==> flow/design.v <==
module bridge_top(input Hclk,Hresetn,Hwrite,Hreadyin,
                  input [1:0]Htrans,
                  input [31:0]Hwdata,Haddr,Prdata,
                  output Hreadyout,Penable,Pwrite,
                  output [1:0]Hresp,
                  output [2:0]Psel,
                  output [31:0]Pwdata,Hrdata,Paddr) ;
 wire valid,Hwrite_reg;
 wire [31:0]Hwdata1,Hwdata2,Haddr1,Haddr2;
 wire [2:0]tsel;
ahb_slave_interface AHB(Htrans,Hwrite,Hreadyin,Hclk,Hresetn,Hwdata,Prdata,Haddr,Hrdata,Hwdata1,Hwdata2,Haddr1,Haddr2,tsel,valid,Hwrite_reg);
apb_controller APB(Hclk,Hresetn,valid,Hwrite,Hwrite_reg,tsel,Hwdata1,Hwdata2,Haddr1,Haddr2,Hreadyout,Penable,Pwrite,Pwdata,Paddr,Psel,Hresp);
endmodule
module ahb_slave_interface(
                           input [1:0]Htrans,
                           input Hwrite,Hreadyin,Hclk,Hresetn,
                           input [31:0]Hwdata,Prdata,
                           input [31:0]Haddr,
                           output [31:0]Hrdata,
                           output reg [31:0]Hwdata1,Hwdata2,Haddr1,Haddr2,
                           output reg [2:0]tsel,
                           output reg valid,Hwrite_reg
                                );
wire interrupt,counter_timer,remap;
always@(posedge Hclk or negedge Hresetn)
  begin
    if(~Hresetn)
      begin
       Hwdata1<=0;       
       Hwdata2<=0;
       Haddr1<=0;
       Haddr2<=0;
      end
    else
      begin
        Hwdata1<=Hwdata;
        Hwdata2<=Hwdata1;         
        Haddr1<=Haddr;
        Haddr2<=Haddr1;
        Hwrite_reg<=Hwrite;
      end
end
always@(*)
 begin
    if(Hreadyin && Haddr>=32'h80000000 && Haddr<=32'h8C000000 && (Htrans==2'b10 || Htrans==2'b11))
      valid<=1'b1;
    else
      valid<=1'b0;
 end  
assign interrupt=(Haddr>=32'h80000000 && Haddr<32'h84000000)?1:0;
assign counter_timer=(Haddr>=32'h84000000 && Haddr<32'h88000000)?1:0;
assign remap=(Haddr>=32'h88000000 && Haddr<32'h8C000000)?1:0;
always@(*)
 begin
   case({remap,counter_timer,interrupt})
        3'b001: tsel=3'b001;
        3'b010: tsel=3'b010;
        3'b100: tsel=3'b100;
       default: tsel=3'b000;
  endcase
end
assign  Hrdata=Prdata;
endmodule
module apb_controller(input Hclk,Hresetn,valid,Hwrite,Hwrite_reg,
                      input [2:0]tsel,
                      input [31:0]Hwdata1,Hwdata2,Haddr1,Haddr2,
                      output reg Hreadyout,
                      output reg Penable,Pwrite,
                      output reg [31:0]Pwdata,Paddr,
                      output reg [2:0]Psel,
                      output reg [1:0]Hresp );
parameter ST_IDLE    =  3'b000,
          ST_READ    =  3'b001,
          ST_WWAIT   =  3'b010,
          ST_WRITE   =  3'b011,
          ST_WRITEP  =  3'b100,
          ST_RENABLE =  3'b101,
          ST_WENABLE =  3'b110,
          ST_WENABLEP=  3'b111;
reg [2:0]STATE,N_STATE;
always@(posedge Hclk or negedge Hresetn)
 begin
   if(!Hresetn)
       STATE <= ST_IDLE;
   else
       STATE <= N_STATE;
 end
always@(*)
  begin
             N_STATE=ST_IDLE;
        case(STATE)
           ST_IDLE  :   begin
                          if(valid==1'b0)
                            N_STATE = ST_IDLE;
                          else if(valid==1'b1 && Hwrite==1'b1)
                            N_STATE = ST_WWAIT;
                          else if(valid==1'b1 && Hwrite==1'b0)
                            N_STATE = ST_READ;
                        end
           ST_READ   :   N_STATE = ST_RENABLE;
           ST_WWAIT  :  begin
                         if(valid)
                           N_STATE = ST_WRITEP;
                         else
                           N_STATE = ST_WRITE;
                      end
           ST_WRITE  :  begin
                        if(valid)
                           N_STATE = ST_WENABLEP;
                         else
                           N_STATE = ST_WENABLE;
                       end
           ST_WRITEP  :   N_STATE = ST_WENABLEP;
           ST_RENABLE  :  begin
                        if(valid==1'b0)
                         N_STATE = ST_IDLE;
                        else if(valid==1'b1 && Hwrite==1'b0)
                         N_STATE = ST_READ;
                        else if(valid==1'b1 && Hwrite==1'b1)
                         N_STATE =ST_WWAIT;
                      end
           ST_WENABLE : begin
                       if(valid==1'b0)
                         N_STATE = ST_IDLE;
                       else if(valid==1'b1 && Hwrite==1'b0)
                         N_STATE = ST_READ;
                       else if(valid==1'b1 &&  Hwrite==1'b1)
                         N_STATE = ST_WWAIT;
                     end
            ST_WENABLEP : begin
                       if(Hwrite_reg==1'b0)
                          N_STATE = ST_READ;
                       else if(valid==1'b0 && Hwrite_reg==1'b1)
                          N_STATE = ST_WRITE;
                        else if(valid==1'b1 && Hwrite_reg==1'b1)
                           N_STATE = ST_WRITEP;
                     end
        endcase
 end
always@(posedge Hclk or negedge Hresetn)
 begin
   if(!Hresetn)
      begin
         Hreadyout = 1'b0;
         Hresp     = 2'b00;         
         Penable   = 1'b0;
         Pwrite    = 1'b0;
         Pwdata    =32'd0;
         Paddr     = 1'b0;
         Psel      = 3'b000;
       end
    else
      begin
         Hreadyout = 1'b0;
         Hresp     = 2'b00;
         Penable   = 1'b0;
         Pwrite    = 0;
         Psel      = 3'b000;
       case(STATE)
            ST_IDLE:  begin
                         Psel		= 1'b0;
                         Penable	= 1'b0;
                         Hreadyout      = 1'b1;
                         Pwrite         = 0;
                      end
            ST_READ :  begin
		       Pwrite   =  1'b0;
                        Paddr    =  Haddr2;
                         Psel    =  tsel;
                        Hreadyout=  1'b0;
                      end
           ST_WWAIT :  begin
                        Hreadyout	= 1;
                        Psel		= 0;
                          Pwrite=0;
                       end
            ST_WRITE : begin
                        Psel  		=   tsel;
                        Pwrite          =    1;
                        Penable         =    0;
                        Paddr           =   Haddr1;
                        Pwdata 		=   Hwdata1;
                        Hreadyout      =   1'b1;
                     end
            ST_WRITEP : begin
                       Paddr		=   Haddr2;
                       Psel		=   tsel;
                       Pwrite           =  1;
		       Hreadyout	=   1'b0;
                      	Pwdata = Hwdata1;
                     end
            ST_RENABLE : begin
			              Penable		=   1'b1;
                       Paddr            =  Haddr2;
                       Pwrite		=   1'b0;
                       Hreadyout	=   1'b1;
                     end
            ST_WENABLE : begin
                       Penable		=   1'b1;
                       Pwrite		=   1'b1;
                       Psel  		=   tsel;
                       Paddr            =   Haddr1;
                       Pwdata           =   Hwdata1;
                       Hreadyout        =   1'b1;
                     end
            ST_WENABLEP : begin
                        Pwrite		=   1'b1;
		         Penable	=  1'b1;
                       Paddr            =   Haddr2;
                       Pwdata           =   Hwdata2;
			if(Hwrite_reg)
                       Hreadyout	=  1'b1;
			else
			Hreadyout       = 0;
                      end
        endcase
     end
  end
endmodule
# From RTL to reports: bridge_top
# Tool output for the design above, in the order of the flow.
# Lines are those of the file above, counted from 1.
# Operators: Yosys type, input widths -> output width; for muxes data width and select width s.
# Cell names lack the library's common part.
# Not given: n/a
# inputs
design	bridge_top
clock_port	Hclk
lib	sky130hd
lib_corner	tt_025C_1v80

# Word level
# Source: Yosys, flattened and elaborated, memories not mapped. Widths are those after wreduce. Registers that Yosys merges into a memory's read port (data or address) are not register bits. Print and check cells do not count. Equal cells are merged and count once.
# bits
ff_bits	202
in_bits	102
word_cells	82
# classes
cmp	7
eq_ne	12
muxes	24
logic	2
n_reduce_logical	25
# op_table
operator	n
$pmux 32 s2	2
$ge 32x32->1 const B	3
$lt 32x32->1 const B	3
$le 32x32->1 const B	1
$mux 3	8
$pmux 3 s7	1
$reduce_or 4->1	5
$eq 3x3->1 const B	5
$logic_and 1x1->1	10
$reduce_or 5->1	2
$eq 3x2->1 const B	3
$pmux 3 s3	1
$reduce_or 2->1	4
$mux 1	7
$eq 3x1->1 const B	2
$reduce_or 3->1	2
$pmux 3 s2	1
$eq 2x2->1 const B	2
$pmux 1 s2	2
$logic_not 3->1	1
$pmux 1 s3	1
$not 1->1	2
$mux 2	1
$logic_or 1x1->1	1

# Longest topological paths
# Depth = most cells in a row (Yosys ltp): at word level without a register or memory, in the mapped netlist without a sequential cell, where the memories' decode and read muxes count.
# logic_depth
word_depth	10
ABC_AREA	0
mapped_depth	6

# Mapped cells and area
# The flow's flattened synthesis, as Yosys stat reports it; memories are mapped. The netlist is that of the ABC_AREA named above (0 if unset); the other value can give another one.
# The area totals of this step are shown rounded.
# types
cell	n
dfrtp_1	205
mux2i_1	64
buf_4	35
a21oi_2	28
o21ai_1	31
nand2_1	34
nor2_1	34
buf_6	9
nor4_1	6
edfxtp_1	1
dfstp_2	1
a21oi_1	5
clkbuf_1	6
nor4_4	1
buf_2	4
nor3_1	4
or3_1	3
nor3_4	1
# Other cell types: 15; their cells: 20.
# mapped
cells	492
yosys_area_mm2	0.00716
seqArea_mm2	0.00519
ffs	207
# The figures by module come from a second, unflattened synthesis with its own total; it is not the netlist above.
# hier_totals
hier_cells	492
hier_area_mm2	0.00705
# Each row is one instance without its submodules.
# by_module
mod	instances	n_cells	area_mm2	mod_seq_area_mm2
ahb_slave_interface	1	176	0.0036	0.00323
apb_controller	1	316	0.00345	0.00195
bridge_top	1	0	0	0

# Timing after synthesis
# Path of least setup slack by OpenSTA after synthesis, without wires, with an ideal clock, recovery checks aside; 20% of the period is set as input and as output delay. Where synthesis merged equal registers, the netlist keeps one of their names.
# synth_path
path_kind	reg2reg
startpoint	reg APB.STATE
endpoint	reg APB.Pwdata[21]
period_ps	2780
t_first_pin_ps	0
arrival_time_ps	1392
setup_slack_ps	1265
delay_ps	1515
path_stages	6
path_buffers	2
period_less_setup_slack_ps	1515
# "delay_ps" = arrival - input delay + setup time.
# "path_stages": output pins that drive a net of the path, with the launching flip-flop's if there is one; two outputs of one cell count as two.
# "period_less_setup_slack_ps" = period - worst setup slack (recovery checks aside). The figure is calculated, with input and output delays left at 20% of the set period.
# An end named without its bit number is one bit of that signal or, where synthesis recoded a state register, one of its new flip-flops.
# A register here has more assigning lines than the two given.
# synth_via
path_cell_list	dfstp_2 or2_1 buf_6 nor3_4 buf_4 a21oi_2
# synth_rtl
element	line_no	text
start: declaration	80	reg [2:0]STATE,N_STATE;
start: assignment	84	STATE <= ST_IDLE;
start: assignment	86	STATE <= N_STATE;
end: assignment	182	Pwdata = Hwdata1;
end: assignment	190	Pwdata = Hwdata1;
end: declaration	69	output reg [31:0]Pwdata,Paddr,
# No chain of elaborated cells between the ends is given.

# Path in the finished layout
# From the final timing report of entry A: the path of least setup slack in the routed layout; clock arrival at registers is part of the times.
# The report prints the path's times to 10 ps; the period is as set.
# layout_path
path_kind	reg2out
startpoint	reg APB.Pwdata[15]
endpoint	out Pwdata[15]
period_ps	2100
out_delay_ps	420
t_first_pin_ps	500
arrival_time_ps	1460
setup_slack_ps	220
path_stages	2
path_buffers	1
# A register here has more assigning lines than the two given.
# layout_via
path_cell_list	dfrtp_1 clkdlybuf4s50_1
elab_chain_cells	0
cells_between	0
cone_lines	0
# layout_rtl
element	line_no	text
start: declaration	69	output reg [31:0]Pwdata,Paddr,
start: assignment	182	Pwdata = Hwdata1;
start: assignment	190	Pwdata = Hwdata1;
end: declaration	7	output [31:0]Pwdata,Hrdata,Paddr) ;

# Module bridge_top, platform sky130hd: 2 stored runs of the flow (Yosys, OpenROAD) with differing settings, in no particular order. Input and output delays are each 20% of the period that was set; the output load is 0.01 pF.
# "worst_setup_path_time_ps" is the time allowed to the run's worst setup path (the clock period less input and output delay, where it has them) less its slack. Clock arrival times count: a late capture clock shortens it, a late launch clock lengthens it.
# "totalPower_mw" is the tool's figure for a default switching activity; nothing was simulated.
# "worst_setup_path_time_ps" is known to 10 ps.
# Values from the reports are rounded here.
# Among the settings, - means not set for that run.
stored run	period_ns	CORE_UTILIZATION	PLACE_DENSITY_LB_ADDON	CELL_PAD_IN_SITES_DETAIL_PLACEMENT	ABC_AREA	GPL_TIMING_DRIVEN	GPL_ROUTABILITY_DRIVEN	CTS_CLUSTER_SIZE	SLEW_MARGIN	CAP_MARGIN	CORE_MARGIN	PLACE_DENSITY	CORE_ASPECT_RATIO	TNS_END_PERCENT	CTS_CLUSTER_DIAMETER	MIN_ROUTING_LAYER	MAX_ROUTING_LAYER	totalPower_mw	yosys_chip_area_mm2	die_footprint_mm2	worstSetupSlack_ps	utilization_frac	worst_setup_path_time_ps	path_kind
entry A	2.1	23	0.29	2	0	1	0	67	10	20	2	-	-	-	-	-	-	11.5	0.00716	0.0325	221	0.316	1460	reg2out
entry B	1.95	34	-	-	-	1	-	50	30	10	2	0.93	1.36	15	380	met1	met5	9.74	0.00716	0.0222	111	0.432	1450	reg2out
